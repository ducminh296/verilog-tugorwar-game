==> flow/design.v <==
`timescale 1ns / 1ps
module CheerVictory(slowen, score, wingame, victory_led, rst);
	input wingame, slowen;
	input wire [6:0] score;
	input rst;
	output reg [6:0] victory_led;
	wire right_vic;
	reg [3:0] count=0;
	assign right_vic=score[2]&score[1]&score[0];
	always @(posedge slowen)
	begin
		if (rst| wingame |count==12) count<=0;
		else count<= count+1;
	end
	always @(count)
	begin
		case (count)
			0: begin
					if (right_vic) victory_led = 7'b0000111;
					else victory_led = 7'b1110000;
				end
			1: begin
					if (right_vic) victory_led = 7'b0000000;
					else victory_led = 7'b0000000;
				end
			2: begin
					if (right_vic) victory_led = 7'b0000111;
					else victory_led = 7'b1110000;
				end
			3: begin
					if (right_vic) victory_led = 7'b0000000;
					else victory_led = 7'b0000000;
				end
			4: begin
					if (right_vic) victory_led = 7'b0000111;
					else victory_led = 7'b1110000;
				end
			5: begin
					if (right_vic) victory_led = 7'b0000000;
					else victory_led = 7'b0000000;
				end
			6: begin
					if (right_vic) victory_led = 7'b1000000;
					else victory_led = 7'b0000001;
				end
			7: begin
					if (right_vic) victory_led = 7'b0100000;
					else victory_led = 7'b0000010;
				end
			8: begin
					if (right_vic) victory_led = 7'b0010000;
					else victory_led = 7'b0000100;
				end
			9: begin
					if (right_vic) victory_led = 7'b0001000;
					else victory_led = 7'b0001000;
				end
			10: begin
					if (right_vic) victory_led = 7'b0000100;
					else victory_led = 7'b0010000;
				end
			11: begin
					if (right_vic) victory_led = 7'b0000010;
					else victory_led = 7'b0100000;
				end
			12: begin
					if (right_vic) victory_led = 7'b0000001;
					else victory_led = 7'b1000000;
				end
			default: victory_led=score;
		endcase
	end
endmodule
# Reports on CheerVictory
# What the tools print for CheerVictory, step after step.
# Lines are those of the file above, counted from 1.
# Operators carry their Yosys type and port widths (W data, S select, Z words).
# Cell names lack the library's common part.
# Not given: --
# design
top	CheerVictory
clock	slowen
cell_library	sky130hd
lib_corner	tt_025C_1v80

# Word level
# Yosys after proc, flatten, opt, wreduce and memory -nomap, before mapping. Enables and synchronous resets that opt folds into registers are not counted as muxes. Memory bits, and registers merged into a memory's read port (data or address), are not among the register bits. Print and check cells are not counted. Equal cells are merged and count once.
# word_totals
ff_bits	4
input_bits	10
output_inout_bits	7
# classes
addsub	1
equal	12
muxes	8
bitwise	4
reduce_and_logical	3
# op_table
op	n
$pmux W7 S9	1
$mux W7	3
$eq A4 B4 Y1 const B	5
$eq A4 B3 Y1 const B	4
$mux W6	2
$mux W5	2
$eq A4 B2 Y1 const B	2
$reduce_or A3 Y1	2
$add A4 B1 Y4 const B	1
$eq A4 B1 Y1 const B	1
$logic_not A4 Y1	1
$and A1 B1 Y1	2
$or A1 B1 Y1	2

# Logic depth
# Longest topological path by Yosys (ltp), each cell counted once; first at word level (registers and memories cut), then after technology mapping (sequential cells cut; the memories' decode and read muxes count).
# depth
depth_word	4
ABC_AREA	0
depth_mapped	5

# Mapped cells and area
# Yosys stat after the flow's synthesis: flattened, memories mapped to cells. It holds for the ABC_AREA given above (unset counts as 0); a run with the other value may have another netlist.
# synth_totals
cells	51
yosys_area_um2	406.6
seq_area_um2	80.1
ffs	4
# by_type
type	n	type_area_um2
dfxtp_1	4	80.077
a221o_2	6	67.565
ha_1	4	50.048
nor2_1	11	41.29
nand3b_1	3	22.522
a21oi_4	1	16.266
inv_1	4	15.014
nand2b_1	2	12.512
or3_4	1	11.261
a21oi_1	2	10.01
a22o_2	1	10.01
nand3_1	2	10.01
o21ai_0	2	10.01
xor2_1	1	8.758
a22oi_1	1	7.507
and2b_1	1	7.507
or2b_1	1	7.507
and3_1	1	6.256
# Not listed: further types 3, cells in them 3.

# Worst setup path after synthesis
# Source: OpenSTA report_checks on the synthesized netlist (no wires, ideal clock, input and output delay 20% of the period each), path of least setup slack; recovery checks are left aside. Register names are those of the netlist, which keeps one name where synthesis merged equal registers.
# synth_timing
path_type	register -> output
start	register count[0]
end	output port victory_led[0]
period_ps	1880
output_delay_ps	376
t_first_pin_ps	0
t_arrival_ps	1421
required_time_ps	1504
slack_ps	83
delay_ps	1421
stages	6
synth_period_reached_ps	1797
# "delay_ps" is the arrival time less input delay plus setup time.
# At an output port there is no setup time.
# "stages": output pins that drive a net of the path, with the launching flip-flop's if there is one; two outputs of one cell count as two.
# "synth_period_reached_ps" = period - worst setup slack (recovery checks aside). The figure is calculated, with input and output delays left at 20% of the set period.
# Between the ends stands the longest chain of elaborated cells between them, by number of cells; it is not shown to be the way that was timed. Of several equally long chains one is given.
# A line is the first line of the expression or statement that the cell stems from. Yosys adds cells for indexed reads and writes and turns some case tables into memories.
# synth_via
cell_sequence	dfxtp_1 inv_1 ha_1 or3_4 a21oi_4 a221o_2
elab_chain_len	3
# synth_rtl
element	line	rtl
from (decl)	8	reg [3:0] count=0;
from (assign)	12	if (rst| wingame |count==12) count<=0;
from (assign)	13	else count<= count+1;
$eq A4 B3 Y1	17	case (count)
$reduce_or A3 Y1	--
$pmux W7 S9	17
to (decl)	6	output reg [6:0] victory_led;

# Path in the finished layout
# From the final timing report of run 1: the path of least setup slack in the routed layout; clock arrival at registers is part of the times.
# The report prints the path's times to 10 ps; the period is as set.
# layout_timing
path_type	register -> output
start	register count[1]
end	output port victory_led[1]
period_ps	1850
output_delay_ps	370
t_first_pin_ps	240
t_arrival_ps	1850
required_time_ps	1480
slack_ps	-370
stages	9
# Between the ends stands the longest chain of elaborated cells between them, by number of cells; it is not shown to be the way that was timed. Of several equally long chains one is given.
# layout_via
cell_sequence	dfxtp_2 buf_6 ha_4 or3_4 a21oi_4 buf_6 buf_6 a221o_2 buf_6
elab_chain_len	3
# layout_rtl
element	line	rtl
from (decl)	8	reg [3:0] count=0;
from (assign)	12	if (rst| wingame |count==12) count<=0;
from (assign)	13	else count<= count+1;
$eq A4 B3 Y1	17	case (count)
$reduce_or A3 Y1	--
$pmux W7 S9	17
to (decl)	6	output reg [6:0] victory_led;

==> results <==
Module CheerVictory, platform sky130hd: 2 stored runs of the flow (Yosys, OpenROAD) with differing settings, in no particular order. Input and output delays are each 20% of the period that was set; the output load is 0.01 pF.
"power.total_w" is the tool's figure for a default switching activity; nothing was simulated.

Run 1, flow files:
==> flow/run.sh <==
#!/bin/bash
# the make line also repeats the synthesis and layout settings of config.mk as NAME=value (left out here)
make -C /OpenROAD-flow-scripts/flow DESIGN_CONFIG=/design/flow/config.mk WORK_HOME=/design/flow/orfs CLKGATE_MAP_FILE= finish
==> flow/config.mk <==
export PLATFORM = sky130hd
export DESIGN_NAME = CheerVictory
export DESIGN_NICKNAME = CheerVictory
export VERILOG_FILES = /design/flow/design.v
export SDC_FILE = /design/flow/constraint.sdc
export NUM_CORES = 4
export LEC_CHECK = 0
export CAP_MARGIN = 10
export CELL_PAD_IN_SITES_DETAIL_PLACEMENT = 2
export CORE_ASPECT_RATIO = 1.28
export CORE_MARGIN = 7
export CORE_UTILIZATION = 16
export CTS_CLUSTER_SIZE = 59
export MAX_ROUTING_LAYER = met4
export PLACE_DENSITY_LB_ADDON = 0.14
export SLEW_MARGIN = 20
==> flow/constraint.sdc <==
create_clock -name core_clock -period 1.85 [get_ports {slowen}]
set_input_delay 0.3700 -clock core_clock [delete_from_list [all_inputs] [get_ports {slowen}]]
set_output_delay 0.3700 -clock core_clock [all_outputs]
set_load 0.01 [all_outputs]

==> results of run 1, as CSV <==
result,value
design_die_area_um2,4159.8
finish.stdcell_area_um2,895.9
synthArea_um2,406.6
power.total_w,0.0003585
timing.setup.tns_ps,-2141
final_hold_ws_ps,557
worst_setup_slack_ps,-369

Run 2, flow files:
==> flow/run.sh <==
#!/bin/bash
# the make line also repeats the synthesis and layout settings of config.mk as NAME=value (left out here)
make -C /OpenROAD-flow-scripts/flow DESIGN_CONFIG=/design/flow/config.mk WORK_HOME=/design/flow/orfs CLKGATE_MAP_FILE= finish
==> flow/config.mk <==
export PLATFORM = sky130hd
export DESIGN_NAME = CheerVictory
export DESIGN_NICKNAME = CheerVictory
export VERILOG_FILES = /design/flow/design.v
export SDC_FILE = /design/flow/constraint.sdc
export NUM_CORES = 4
export LEC_CHECK = 0
export CAP_MARGIN = 35
export CELL_PAD_IN_SITES_GLOBAL_PLACEMENT = 2
export CORE_ASPECT_RATIO = 1.02
export CORE_MARGIN = 2
export CORE_UTILIZATION = 63
export CTS_CLUSTER_DIAMETER = 334
export GPL_ROUTABILITY_DRIVEN = 0
export MIN_ROUTING_LAYER = met2
export PLACE_DENSITY_LB_ADDON = 0.21
export SLEW_MARGIN = 20
export TNS_END_PERCENT = 25
==> flow/constraint.sdc <==
create_clock -name core_clock -period 3.55 [get_ports {slowen}]
set_input_delay 0.7100 -clock core_clock [delete_from_list [all_inputs] [get_ports {slowen}]]
set_output_delay 0.7100 -clock core_clock [all_outputs]
set_load 0.01 [all_outputs]

Run 2: did not finish, floorplanning stopped with PDN-0185
