==> flow/design.v <==
module SYNC(sypush,push,clk,rst);
	input push,clk,rst;
	output sypush;
	wire push,clk,rst;
	reg sypush;
	always @(posedge clk or posedge rst)
	begin
		if (rst) sypush <=0;
		else sypush <=push;
	end
endmodule
module OPP(winrnd,sypush,clk,rst);
	input sypush,clk,rst;
	output winrnd;
	wire sypush,clk,rst,winrnd;
	reg Q;
	assign winrnd=sypush&~Q;
	always @(posedge clk or posedge rst)
	begin
		if (rst) Q<=0;
		else Q<=sypush;
	end
endmodule
module pushCounter(
    input pbl,
    input pbr,
    input clk,
    input rst,
	 input speedRound,
	 input speedExit,
    output speed_tie,
    output speed_right
    );
reg[7:0] count_right, count_left;
reg right, tie;
wire DC_L,DC_R,DW,pblSync1,pbrSync1,pblSync2,pbrSync2,PBL_pulse,PBR_pulse;
reg pblSync3,pbrSync3;
wire pbl_sync,pbr_sync;
SYNC create_pblSync1(pblSync1,pbl,clk,rst);
SYNC create_pbrSync1(pbrSync1,pbr,clk,rst);     
SYNC create_pblSync2(pblSync2,pblSync1,clk,rst);
SYNC create_pbrSync2(pbrSync2,pbrSync1,clk,rst);
assign DC_L=~(pblSync2^pblSync1);
assign DC_R=~(pbrSync2^pbrSync1);
assign DW=DC_L & DC_R;
SYNC create_pblSync3(pbl_sync,pblSync3,clk,rst);
SYNC create_pbrSync3(pbr_sync,pbrSync3,clk,rst);
always @(*) begin
   if (DW) begin
       pblSync3=pblSync2;
		 pbrSync3=pbrSync2;
	end else begin
	    pblSync3=pbl_sync;
		 pbrSync3=pbr_sync;
	end
end
OPP createPBL_pulse(PBL_pulse,pbl_sync,clk,rst); 
OPP createPBR_pulse(PBR_pulse,pbr_sync,clk,rst);
always@ (posedge clk or posedge rst)
begin
	if(rst) count_left<=0;
	else if(speedExit) count_left<=0;
	else if(PBL_pulse & speedRound) count_left <= count_left+1;
	else count_left <= count_left;
end
always@(posedge clk or posedge rst)
begin
	if(rst)count_right<=0;
	else if(speedExit)count_right<=0;
	else if(PBR_pulse & speedRound) count_right <= count_right+1;
	else count_right <= count_right;
end
always@(posedge clk)
begin
	if( count_right > count_left  )begin right=1; tie=0;end 
	else if(count_right == count_left)begin right=0; tie=1;end
	else begin right=0; tie=0;end
end
assign speed_right = right;
assign speed_tie = tie; 
endmodule
# --- Step by step through the tools: pushCounter ---
# The steps from the RTL of pushCounter to its reports follow in flow order.
# Lines are those of the file above, counted from 1.
setup:
  top_module: "pushCounter"
  clock: "clk"
  cell_library: "sky130hd"
  pvt_corner: "tt_025C_1v80"

# --- Word-level counts ---
# Source: Yosys, flattened and elaborated, memories not mapped. Widths are those after wreduce. Registers that Yosys merges into a memory's read port (data or address) are not register bits. Print and check cells do not count. Equal cells are merged and count once.
classes:
  n_addsub: 2
  reduce_and_logical: 2
  n_eq: 1
  bitwise: 11
  compare: 1
  mux: 5
op_table:
  columns: ["op", "n"]
  rows:
  - ["2-to-1 mux 8 bit", 4]
  - ["adder 8 x 1 -> 8 bit (second input constant)", 2]
  - ["greater-than comparator 8 bit", 1]
  - ["equality test 8 bit", 1]
  - ["bitwise AND 1 bit", 5]
  - ["NOT 1 bit", 4]
  - ["nonzero test 2 bit", 2]
  - ["bitwise XOR 1 bit", 2]
  - ["2-to-1 mux 1 bit", 1]
bits:
  output_inout_bits: 2
  reg_bits: 26
  word_cells: 34

# --- Logic depth ---
# Longest topological path by Yosys (ltp), each cell counted once; first at word level (registers and memories cut), then after technology mapping (sequential cells cut; the memories' decode and read muxes count).
logic_depth:
  word_depth: 5
  ABC_AREA: 0
  mapped_depth: 6

# --- Synthesis result ---
# Yosys stat after the flow's synthesis: flattened, memories mapped to cells. It holds for the ABC_AREA given above (unset counts as 0); a run with the other value may have another netlist.
# The area totals of this step are shown rounded.
by_type:
  columns: ["type", "n", "area_total_um2"]
  rows:
  - ["sky130_fd_sc_hd__dfrtp_1", 24, 600.576]
  - ["sky130_fd_sc_hd__ha_1", 10, 125.12]
  - ["sky130_fd_sc_hd__xnor2_1", 11, 96.342]
  - ["sky130_fd_sc_hd__nor2_1", 16, 60.058]
  - ["sky130_fd_sc_hd__a21oi_1", 10, 50.048]
  - ["sky130_fd_sc_hd__dfxtp_1", 2, 40.038]
  - ["sky130_fd_sc_hd__inv_1", 9, 33.782]
  - ["sky130_fd_sc_hd__xor2_1", 3, 26.275]
  - ["sky130_fd_sc_hd__nand3_1", 5, 25.024]
  - ["sky130_fd_sc_hd__nor4b_4", 1, 23.773]
  - ["sky130_fd_sc_hd__and4b_1", 2, 20.019]
  - ["sky130_fd_sc_hd__mux2i_1", 2, 20.019]
  - ["sky130_fd_sc_hd__nand3b_4", 1, 20.019]
  - ["sky130_fd_sc_hd__nand4_1", 3, 18.768]
  - ["sky130_fd_sc_hd__o21ai_0", 3, 15.014]
  - ["sky130_fd_sc_hd__and3_1", 2, 12.512]
  - ["sky130_fd_sc_hd__nand2b_1", 2, 12.512]
  - ["sky130_fd_sc_hd__nor4_2", 1, 12.512]
# Other cell types: 10; their cells: 14.
mapped:
  sequential_area_um2: 641
  area_um2: 1300
  mapped_cells: 121
  ff_cells: 26
# The figures by module come from a second, unflattened synthesis with its own total; it is not the netlist above.
unflattened:
  cells_unflattened: 134
  hier_area_um2: 1320
# Rows give one instance, submodules left out.
modules:
  columns: ["mod", "instances", "n_cells", "mod_area_um2"]
  rows:
  - ["pushCounter", 1, 116, 1060]
  - ["SYNC", 6, 2, 28.8]
  - ["OPP", 2, 3, 42.5]

# --- Worst setup path after synthesis ---
# Source: OpenSTA report_checks on the synthesized netlist (no wires, ideal clock, input and output delay 20% of the period each), path of least setup slack; recovery checks are left aside. Register names are those of the netlist, which keeps one name where synthesis merged equal registers.
synth_timing:
  kind: "reg2reg"
  start: "reg count_left[1]"
  end: "reg right"
  setup_slack_ps: 571
  path_delay_ps: 1289
  stages: 7
  setup_ps: 117
  t_required_ps: 1743
  tclk_ps: 1860
  arrival_time_ps: 1172
  path_buffers: 0
  synth_period_reached_ps: 1289
# "path_delay_ps" = arrival - input delay + setup time.
# "stages": output pins that drive a net of the path, with the launching flip-flop's if there is one; two outputs of one cell count as two.
# "synth_period_reached_ps" = period - worst setup slack (recovery checks aside). The figure is calculated, with input and output delays left at 20% of the set period.
# The rows between start and end are the longest chain of elaborated cells between them; the timing report does not say that the signal goes this way. Where chains are equally long, one stands for them.
# A line is the first line of the expression or statement that the cell stems from. Yosys adds cells for indexed reads and writes and turns some case tables into memories.
# A register here has more assigning lines than the two given.
synth_between:
  path_cell_list: "sky130_fd_sc_hd__dfrtp_1 -> sky130_fd_sc_hd__inv_1 -> sky130_fd_sc_hd__ha_1 -> sky130_fd_sc_hd__nor2b_1 -> sky130_fd_sc_hd__o211ai_1 -> sky130_fd_sc_hd__a21oi_1 -> sky130_fd_sc_hd__o22a_1"
  elab_chain_len: 1
  cone_cells: 1
  cone_lines: 1
  classes_between: "1 x compare"
synth_rtl:
  columns: ["item", "line", "text"]
  rows:
  - ["start, declared", 34, "reg[7:0] count_right, count_left;"]
  - ["start, assigned", 63, "else if(PBL_pulse & speedRound) count_left <= count_left+1;"]
  - ["start, assigned", 64, "else count_left <= count_left;"]
  - ["greater-than comparator 8 bit", 75, "if( count_right > count_left )begin right=1; tie=0;end"]
  - ["end, assigned", 75, null]
  - ["end, assigned", 76, "else if(count_right == count_left)begin right=0; tie=1;end"]
  - ["end, declared", 35, "reg right, tie;"]

# --- Worst path after layout ---
# From the final timing report of job 1: the path of least setup slack in the routed layout; clock arrival at registers is part of the times.
# The path's times are printed in steps of 10 ps; the period is the one set.
layout_timing:
  kind: "reg2reg"
  start: "reg count_right[1]"
  end: "reg right"
  tclk_ps: 1360
  path_buffers: 0
  setup_ps: 90
  stages: 6
  arrival_time_ps: 1620
  setup_slack_ps: -30
  t_required_ps: 1590
# The rows between start and end are the longest chain of elaborated cells between them; the timing report does not say that the signal goes this way. Where chains are equally long, one stands for them.
# A register here has more assigning lines than the two given.
layout_between:
  path_cell_list: "sky130_fd_sc_hd__dfrtp_1 -> sky130_fd_sc_hd__ha_1 -> sky130_fd_sc_hd__nor2b_1 -> sky130_fd_sc_hd__o211ai_1 -> sky130_fd_sc_hd__a21oi_1 -> sky130_fd_sc_hd__o22a_1"
  elab_chain_len: 1
  cone_cells: 1
  cone_lines: 1
  classes_between: "1 x compare"
layout_rtl:
  columns: ["item", "line", "text"]
  rows:
  - ["start, declared", 34, "reg[7:0] count_right, count_left;"]
  - ["start, assigned", 70, "else if(PBR_pulse & speedRound) count_right <= count_right+1;"]
  - ["start, assigned", 71, "else count_right <= count_right;"]
  - ["greater-than comparator 8 bit", 75, "if( count_right > count_left )begin right=1; tie=0;end"]
  - ["end, assigned", 75, null]
  - ["end, assigned", 76, "else if(count_right == count_left)begin right=0; tie=1;end"]
  - ["end, declared", 35, "reg right, tie;"]

# pushCounter through Yosys and OpenROAD on sky130hd: 2 stored runs, unordered, with their settings and measured results. The constraints put input and output delay at 20% of the set period each and load the outputs with 0.01 pF.
# "worst_path_ps" = time allowed to the worst setup path (clock period - input delay - output delay, where it has them) - its slack; a late launch clock adds to it, a late capture clock takes from it.
# "worst_path_ps" is given in steps of 10 ps.
# Results are given in rounded form.
runs:
  - name: "job 1"
    settings:
      period_ns: 1.36
      CORE_UTILIZATION: 43
      PLACE_DENSITY_LB_ADDON: 0.0
      CTS_CLUSTER_SIZE: 20
      CTS_CLUSTER_DIAMETER: 255
      MIN_ROUTING_LAYER: "met1"
      MAX_ROUTING_LAYER: "met4"
      CAP_MARGIN: 20
      CORE_MARGIN: 2
      SLEW_MARGIN: 20
    results:
      cell_area_final_um2: 1530
      die_footprint_um2: 3480
      ys_area_um2: 1300
      worst_path_ps: 1390
      worst_path_kind: "reg2reg"
      setup_worst_slack_ps: -30
  - name: "job 2"
    settings:
      period_ns: 2.03
      CAP_MARGIN: 20
      CORE_MARGIN: 2
      CORE_UTILIZATION: 40
      SLEW_MARGIN: 20
    results:
      cell_area_final_um2: 1480
      die_footprint_um2: 3720
      ys_area_um2: 1300
      worst_path_ps: 1170
      worst_path_kind: "reg2out"
      setup_worst_slack_ps: 452
